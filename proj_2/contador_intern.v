==> flow/design.v <==
module contador_intern (
  input clk,
  input reset,
  input pausa,
  output reg[3:0] decs,
  output reg[9:0] segs
);
always @ (posedge clk) begin  
  if (reset)  
    decs <= 0;  
  else if (pausa)
    decs <= decs;
  else begin
    decs <= decs + 1;
    if(decs + 1 == 10)
      segs = segs + 1;
  end
end  
endmodule  
* Reports on contador_intern *
The steps from the RTL of contador_intern to its reports follow in flow order.
Line numbers count from 1 in the design file above.
Library cell names are shortened.
The mark n/a stands for no value.

set-up
  top module = contador_intern
  clock input = clk
  standard-cell library = sky130hd
  timing corner = tt_025C_1v80

* After elaboration *
Source: Yosys, flattened and elaborated, memories not mapped. Widths are those after wreduce. Registers that Yosys merges into a memory's read port (data or address) are not register bits. Print and check cells do not count. Equal cells are merged and count once.

word-level totals
  flip-flop bits (word level) = 14
  latch bits = 0
  memory bits (writable) = 0
  bits in read-only memories = 0
  clocked read ports x word width = 0
  memory cells = 0
  input bits = 3
  output and inout port bits = 14
  cells after elaboration = 8

cells by class
  add/sub/neg operators = 2
  multiply operators = 0
  div/mod/pow operators = 0
  magnitude comparators = 0
  eq/ne operators = 1
  shift operators = 0
  multiplexer cells = 0
  bitwise gates (word level) = 2
  reductions and logical operators = 1

operator list
  cell                                                              count
  10-bit by 1-bit adder with 10-bit output (second input constant)  1
  4-bit by 1-bit adder with 5-bit output (second input constant)    1
  5-bit by 4-bit == test with 1-bit output (second input constant)  1
  3-bit AND reduction                                               1
  1-bit NOT                                                         2

* Depth *
Longest topological path by Yosys (ltp), each cell counted once; first at word level (registers and memories cut), then after technology mapping (sequential cells cut; the memories' decode and read muxes count).

depth
  depth in word-level cells = 3
  ABC_AREA = 1
  gate-level depth with buffers = 7
  mapped depth without buffers = 7

* Mapped cells and area *
Source: synth_stat.txt of the flow (Yosys; design flattened, memories mapped). It holds for the ABC_AREA given above (unset counts as 0); a run with the other value may have another netlist.

cell types
  type      count  area in all (sq um)
  edfxtp_1  10     300.288
  nand2_1   24     90.086
  dfxtp_1   4      80.077
  inv_1     18     67.565
  xor2_1    5      43.792
  ha_1      3      37.536
  nand3_1   6      30.029
  nand4_1   3      18.768
  nor2_1    5      18.768
  a21oi_1   3      15.014
  o21ai_0   3      15.014
  nor2_2    2      12.512
  nand3b_1  1      7.507
  and2_1    1      6.256
  nor3_1    1      5.005

mapped netlist
  cells in the netlist = 89
  synthesis area = 748.2 sq um
  area of sequential cells = 380.4 sq um
  flip-flops = 14
  buffers = 0

* Timing after synthesis *
Path of least setup slack by OpenSTA after synthesis, without wires, with an ideal clock, recovery checks aside; 20% of the period is set as input and as output delay. Where synthesis merged equal registers, the netlist keeps one of their names.

path post-synthesis
  path kind = input -> register
  from = input port pausa
  to = register segs[0]
  period = 3.49 ns
  input delay = 0.698 ns
  library setup time = 0.376 ns
  launch time at the first pin = 0.698 ns
  arrival = 1.431 ns
  data required time = 3.114 ns
  path slack = 1.683 ns
  path delay = 1.109 ns
  driving pins on the path = 5
  path buffers = 0
  period reached after synthesis = 1.807 ns

"path delay" = arrival - input delay + setup time.
"driving pins on the path" counts driving pins, that of a launching flip-flop among them; a cell with two outputs on the path counts twice.
"period reached after synthesis" = period - worst setup slack (recovery checks aside). The figure is calculated, with input and output delays left at 20% of the set period.
Between the ends stands the longest chain of elaborated cells between them, by number of cells; it is not shown to be the way that was timed. Of several equally long chains one is given.
Each line given opens the expression or statement behind the cell; cells for indexed reads and writes are added by Yosys, which also makes memories of some case tables.

on the way, post-synthesis
  path through = inv_1 > nand3_1 > nor2_1 > nand2_1 > nor2_1
  cells in the longest elaborated chain = 2
  elaborated cells on any way between the ends = 2
  RTL lines with such cells = 0
  those cells by class = logic: 1; reduce/logical: 1

ends and longest elaborated chain, post-synthesis
  item                 line  source
  start: declaration   4     input pausa,
  1-bit NOT            n/a
  3-bit AND reduction  n/a
  end: assignment      16    segs = segs + 1;
  end: declaration     6     output reg[9:0] segs

* Worst path after layout *
Path of least setup slack in the final report of stored run 1 (OpenROAD, finished layout, wires in). Where an end is a register, its clock arrival counts in the times.

path after layout
  path kind = register -> output
  from = register segs[0]
  to = output port segs[0]
  period = 2.22 ns
  external output delay = 0.44 ns
  launch time at the first pin = 0.28 ns
  arrival = 1.32 ns
  data required time = 1.78 ns
  path slack = 0.46 ns
  driving pins on the path = 2
  path buffers = 1

on the way, after layout
  path through = edfxtp_1 > clkdlybuf4s50_1
  cells in the longest elaborated chain = 0
  elaborated cells on any way between the ends = 0
  RTL lines with such cells = 0

ends and longest elaborated chain, after layout
  item                line  source
  start: declaration  6     output reg[9:0] segs
  start: assignment   16    segs = segs + 1;
  end: declaration    6

==> results <==
Record of 2 stored runs of the RTL-to-layout flow on contador_intern, platform sky130hd. The runs are unordered. Constraints: input delay and output delay 20% of the set period each, output load 0.01 pF.
"critical setup path time" means the part of the period allowed to the worst setup path (the constraints hold back 20% at inputs and 20% at outputs) less its slack; where the path has registers, the arrival times of their clocks count too.
"power consumption": no workload was simulated; the value follows from the tool's default switching activity.
Among the settings, n/a means not set for that run.

name                                      stored run 1        stored run 2
period_ns                                 2.22                1.02
CORE_UTILIZATION                          66                  20
SETUP_SLACK_MARGIN                        0.39                n/a
HOLD_SLACK_MARGIN                         0.28                n/a
TNS_END_PERCENT                           30                  n/a
ABC_AREA                                  1                   0
CTS_CLUSTER_SIZE                          73                  87
CTS_CLUSTER_DIAMETER                      58                  n/a
CAP_MARGIN                                15                  35
MAX_ROUTING_LAYER                         met5                n/a
CORE_MARGIN                               2                   3
SLEW_MARGIN                               20                  0
PLACE_DENSITY_LB_ADDON                    n/a                 0.11
CORE_ASPECT_RATIO                         n/a                 0.55
GPL_TIMING_DRIVEN                         n/a                 0
GPL_ROUTABILITY_DRIVEN                    n/a                 1
MIN_ROUTING_LAYER                         n/a                 met2
worst hold slack (ns)                     0.602               0.517
die size (sq um)                          1419.0              4094.5
setup total negative slack (ns)           0.000               -5.244
mapped cell area after synthesis (sq um)  748.2               666.9
utilization in the final report           0.89                0.456
critical setup path time (ns)             1.32                1.30
kind of the worst setup path              register -> output  register -> register
power consumption (mW)                    0.4865              1.221
setup slack of the worst path (ns)        0.459               -0.282
